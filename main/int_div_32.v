==> flow/design.v <==
`timescale 1ns/1ns
module fullAdder1(  input x,
                    input y,
                    input c_in,
                    output sum,
                    output P_out,
                    output G_out);
    assign sum = x ^ y ^ c_in;
    assign P_out = x ^ y;
    assign G_out = x & y;
endmodule
module CLA4 (   input [3:0] P_in,G_in,
                input C_in,
                output [2:0] C_out,
                output P_out, G_out);
integer i;
reg P_out_int;
reg [3:0] C_out_int;
    assign G_out = G_in[3] | (P_in[3]&G_in[2]) | (P_in[3]&P_in[2]&G_in[1]) | (P_in[3]&P_in[2]&P_in[1]&G_in[0]);
    assign P_out = P_out_int;
    assign C_out = C_out_int[3:1];
    always @*
    begin
        C_out_int[0] = C_in;
        P_out_int = P_in[0];
        for(i=1; i<4; i=i+1)
        begin
            P_out_int = P_out_int & P_in[i];
            C_out_int[i] = G_in[i-1] | (C_out_int[i-1] & P_in[i-1]);
        end
    end
endmodule
module claAdder4(   input [3:0] x,y,
                    input c_in,
                    output [3:0] sum,
                    output c_out,P_out,G_out);
    wire [3:0] P_int,G_int,C_int;
    wire       P_final, G_final;
    assign C_int[0] = c_in;
    assign c_out = (P_final & c_in) | G_final;
    assign P_out = P_final;
    assign G_out = G_final;
    CLA4 CLA0(  .P_in(P_int),
                .G_in(G_int),
                .C_in(c_in),
                .C_out(C_int[3:1]),
                .P_out(P_final),
                .G_out(G_final));
    genvar i;
    generate
        for(i=0; i<4; i=i+1) begin
            fullAdder1 FA0( .x(x[i]),
                            .y(y[i]),
                            .c_in(C_int[i]),
                            .sum(sum[i]),
                            .P_out(P_int[i]),
                            .G_out(G_int[i]));
        end
    endgenerate
endmodule
module CLA_8(G_in,P_in,C_in,G_out,P_out,C_out);
input [7:0] G_in,P_in;
input C_in;
output G_out,P_out;
output [6:0] C_out;
reg [7:0] C_out_int;
reg P_int;
integer i;
	assign C_out = C_out_int[7:1];
	assign P_out = P_int;
	assign G_out =  G_in[7] | (P_in[7] & G_in[6]) | (P_in[7] & P_in[6] & G_in[5]) 
                    | (P_in[7] & P_in[6] & P_in[5] & G_in[4]) 
				    | (P_in[7] & P_in[6] & P_in[5] & P_in[4] & G_in[3]) 
                    | (P_in[7] & P_in[6] & P_in[5] & P_in[4] & P_in[3] & G_in[2])
				    | (P_in[7] & P_in[6] & P_in[5] & P_in[4] & P_in[3] & P_in[2] & G_in[1])
                    | (P_in[7] & P_in[6] & P_in[5] & P_in[4] & P_in[3] & P_in[2] & P_in[1] & G_in[0]);
	always@*
	begin
		C_out_int[0] = C_in;
		P_int = P_in[0];
		for(i=1; i<8; i=i+1)
		begin
			P_int = P_int & P_in[i];
			C_out_int[i] = G_in[i-1] | (P_in[i-1] & C_out_int[i-1]);
		end
	end
endmodule
module cla_adder_32(  input [31:0] x,
                    input [31:0] y,
                    input sub,
                    output [31:0] sum,
                    output c_out
                    );
wire [7:0] C_int;
wire [7:0] P_int, G_int;
wire [31:0] y_final;
wire P_final, G_final;
    assign C_int[0] = sub;
    assign c_out = (P_final & sub) | G_final;
    assign y_final = y ^ {32{sub}};
    genvar i;
    generate
        for(i=0; i<8; i=i+1) begin
            claAdder4 CLA4_0(   .x( x[4*(i+1)-1 : 4*i] ),
                                .y( y_final[4*(i+1)-1 : 4*i] ),
                                .c_in( C_int[i] ),
                                .sum( sum[4*(i+1)-1 : 4*i] ),
                                .c_out( ),
                                .P_out( P_int[i] ),
                                .G_out( G_int[i] ));
        end
    endgenerate
    CLA_8 CLA8_0(   .G_in(G_int),
                    .P_in(P_int),
                    .C_in(sub),
                    .G_out(G_final),
                    .P_out(P_final),
                    .C_out(C_int[7:1]));
endmodule
`timescale 1ns/1ns
module int_div_32(  input                        clk_i,
                    input                        load_i,
                    input   [OPERAND_SIZE-1 : 0] dividend_i,
                    input   [OPERAND_SIZE-1 : 0] divisor_i,
                    input                        signed_i,
                    output  reg                  result_rdy,
                    output  [OPERAND_SIZE-1 : 0] quotient_o,
                    output  [OPERAND_SIZE-1 : 0] remainder_o   
                    );
    parameter OPERAND_SIZE = 32;
    reg [OPERAND_SIZE-1 : 0] acc_q;
    reg [OPERAND_SIZE-1 : 0] dividend_q;
    reg [OPERAND_SIZE-1 : 0] divisor_q;
    reg [             1 : 0] state_q;
    reg [             4 : 0] cntr_q; 
    reg                      sign_result;
    reg                      sign_dividend;
    reg                      signed_divsn;
    wire [OPERAND_SIZE-1 : 0] sub_result;
    initial state_q = 0;
    assign quotient_o  = dividend_q;
    assign remainder_o = acc_q; 
    cla_adder_32 cla32( .x( {acc_q[OPERAND_SIZE-2:0],dividend_q[OPERAND_SIZE-1]} ), 
                        .y( divisor_q ), 
                        .sub( (signed_i) ? ~divisor_q[OPERAND_SIZE-1] : 1'b1 ), 
                        .sum( sub_result[OPERAND_SIZE-1 : 0] ), 
                        .c_out( )
                        );
    always @(negedge clk_i) begin
        case(state_q)
            2'b00: begin
                result_rdy    <= 0;
                signed_divsn  <= signed_i;
                sign_dividend <= dividend_i[OPERAND_SIZE-1];
                sign_result   <= (dividend_i[OPERAND_SIZE-1] ^ divisor_i[OPERAND_SIZE-1]);
                acc_q         <= 0;
                dividend_q    <= (load_i) ? ( (signed_i & (dividend_i[OPERAND_SIZE-1] == 1'b1)) ? ~dividend_i + 1 : dividend_i ) : dividend_q;
                divisor_q     <= (load_i) ? divisor_i  : divisor_q;
                cntr_q        <= 0;
                state_q       <= (load_i) ? 2'b01      : state_q;
            end
            2'b01: begin
                result_rdy    <= 0;
                signed_divsn  <= signed_divsn;
                sign_dividend <= sign_dividend;
                sign_result   <= sign_result;
                acc_q         <= (sub_result[OPERAND_SIZE-1] == 0) ?      sub_result[OPERAND_SIZE-1 : 0] : { acc_q[OPERAND_SIZE-2 : 0], dividend_q[OPERAND_SIZE-1] };
                dividend_q    <= (sub_result[OPERAND_SIZE-1] == 0) ? {dividend_q[OPERAND_SIZE-2:0],1'b1} :                       {dividend_q[OPERAND_SIZE-2:0],1'b0};
                divisor_q     <= divisor_q;
                cntr_q        <= cntr_q + 1;
                state_q       <= (cntr_q == OPERAND_SIZE-1) ? 2'b10 : state_q;
            end
            2'b10: begin
                result_rdy    <= 1;
                signed_divsn  <= signed_divsn;
                sign_dividend <= sign_dividend;
                sign_result   <= sign_result;
                acc_q         <= (signed_divsn & sign_dividend) ? ~acc_q+1      : acc_q;
                dividend_q    <= (signed_divsn & sign_result) ? ~dividend_q+1 : dividend_q;
                divisor_q     <= divisor_q;
                cntr_q        <= cntr_q;
                state_q       <= 2'b00;
            end
            default: begin
                result_rdy    <= 0;
                signed_divsn  <= 0;
                sign_dividend <= 0;
                sign_result   <= 0;
                acc_q         <= 0;
                dividend_q    <= 0;
                divisor_q     <= 0;
                cntr_q        <= 0;
                state_q       <= 0;
            end
        endcase
    end
endmodule
==> Reports on int_div_32 <==
Tool output for the design above, in the order of the flow.
Lines are those of the file above, counted from 1.
Operators carry their Yosys type and port widths (W data, S select, Z words).
Library cell names are shortened.
{ "design": {"design": "int_div_32", "clock": "clk_i", "library": "sky130hd", "lib_corner": "tt_025C_1v80"} }

==> Word level <==
Yosys after proc, flatten, opt, wreduce and memory -nomap, before mapping. Memory bits, and registers merged into a memory's read port (data or address), are not among the register bits. Print and check cells are not counted. Equal cells are merged and count once.
{ "op_classes": {"muxes": 19, "n_reduce_logical": 5, "n_eq": 7, "n_logic": 244, "addsub": 4} }
{ "ops": {"columns": ["operator", "n"], "rows": [
  ["$mux W32", 6],
  ["$pmux W32 S2", 2],
  ["$and A1 B1 Y1", 121],
  ["$add A32 B1 Y32 const B", 3],
  ["$not A32 Y32", 3],
  ["$pmux W32 S3", 1],
  ["$xor A1 B1 Y1", 65],
  ["$or A1 B1 Y1", 52],
  ["$xor A32 B32 Y32", 1],
  ["$pmux W5 S2", 1],
  ["$ne A2 B2 Y1 const B", 4],
  ["$reduce_and A2 Y1", 3],
  ["$pmux W1 S2", 3],
  ["$add A5 B1 Y5 const B", 1],
  ["$eq A5 B5 Y1 const B", 1],
  ["$pmux W2 S2", 1],
  ["$mux W2", 2],
  ["$mux W1", 3],
  ["$not A1 Y1", 2],
  ["$eq A2 B1 Y1 const B", 1],
  ["$eq A2 B2 Y1 const B", 1],
  ["$logic_not A2 Y1", 1],
  ["$reduce_or A2 Y1", 1]
]} }
{ "bits": {"out_inout_bits": 65, "reg_bits": 107, "elab_cells": 288} }

==> Logic depth <==
Depth = most cells in a row (Yosys ltp): at word level without a register or memory, in the mapped netlist without a sequential cell, where the memories' decode and read muxes count.
{ "depth": {"word_depth": 30, "ABC_AREA": 0, "depth_mapped": 20, "ltp_nobuf": 18} }

==> Synthesis result <==
Yosys stat after the flow's synthesis: flattened, memories mapped to cells. It holds for the ABC_AREA given above (unset counts as 0); a run with the other value may have another netlist.
{ "types": {"columns": ["type", "n", "area_total_um2"], "rows": [
  ["edfxtp_1", 106, 3.18E+03],
  ["xnor2_1", 54, 472.954],
  ["xor2_1", 54, 472.954],
  ["ha_1", 37, 462.944],
  ["fa_1", 23, 460.442],
  ["nor2_1", 77, 289.027],
  ["and2_1", 43, 269.008],
  ["buf_4", 32, 240.23],
  ["nand2_1", 54, 202.694],
  ["o21ai_0", 37, 185.178],
  ["a21oi_1", 29, 145.139],
  ["mux2i_1", 14, 140.134],
  ["a222oi_1", 13, 130.125],
  ["a22oi_1", 17, 127.622],
  ["mux2_2", 11, 123.869],
  ["clkbuf_1", 29, 108.854],
  ["o22ai_1", 17, 106.352],
  ["nor3_1", 19, 95.091]
]} }
Other cell types: 50; their cells: 188.
{ "mapped": {"yosys_area_um2": 8554.5, "ff_cells": 107, "cell_count": 854} }
The figures by module come from a second, unflattened synthesis with its own total; it is not the netlist above.
{ "hier_totals": {"cells_unflattened": 882, "area_unflattened_um2": 8516.9} }
Rows give one instance, submodules left out.
{ "modules": {"columns": ["module", "n_inst", "n_cells", "seq_area_um2", "mod_area_um2"], "rows": [
  ["int_div_32", 1, 665, 3203.1, 6785.3],
  ["fullAdder1", 32, 2, 0.0, 21.3],
  ["CLA4", 8, 10, 0.0, 57.6],
  ["cla_adder_32", 1, 37, 0.0, 359.1],
  ["CLA_8", 1, 28, 0.0, 171.4],
  ["claAdder4", 8, 1, 0.0, 7.5]
]} }

# Flow runs of int_div_32

Flow measurements of int_div_32 on sky130hd: 2 stored runs with different settings, listed in no order. Input and output delays are each 20% of the period that was set; the output load is 0.01 pF.
"total power of the final layout" is the tool's figure for a default switching activity; nothing was simulated.

==> record 1: settings <==
{ "period_ns": 18.4, "SETUP_SLACK_MARGIN": 0.74, "CAP_MARGIN": 20, "CORE_MARGIN": 2, "CORE_UTILIZATION": 40, "SLEW_MARGIN": 20 }
==> record 1: results <==
full die area: 22572.1 µm²
standard-cell area after layout: 10730.3 µm²
smallest setup slack: 1.291 ns
total power of the final layout: 2.241 mW
setup TNS: 0.000 ns
utilization in the final report: 51.0 %
worst hold slack in the final report: 0.601 ns
area of the synthesized netlist: 8554.5 µm²

==> record 2: settings <==
{ "period_ns": 11.8, "CORE_UTILIZATION": 47, "SETUP_SLACK_MARGIN": 3.22, "PLACE_DENSITY_LB_ADDON": 0.1, "CORE_MARGIN": 3, "GPL_TIMING_DRIVEN": 0, "CTS_CLUSTER_SIZE": 20, "CAP_MARGIN": 20, "SLEW_MARGIN": 20 }
==> record 2: results <==
total power of the final layout: 4.281 mW
standard-cell area after layout: 13417.9 µm²
full die area: 19855.6 µm²
utilization in the final report: 76.5 %
smallest setup slack: -0.314 ns
setup TNS: -7.574 ns
worst hold slack in the final report: 0.637 ns
area of the synthesized netlist: 8554.5 µm²
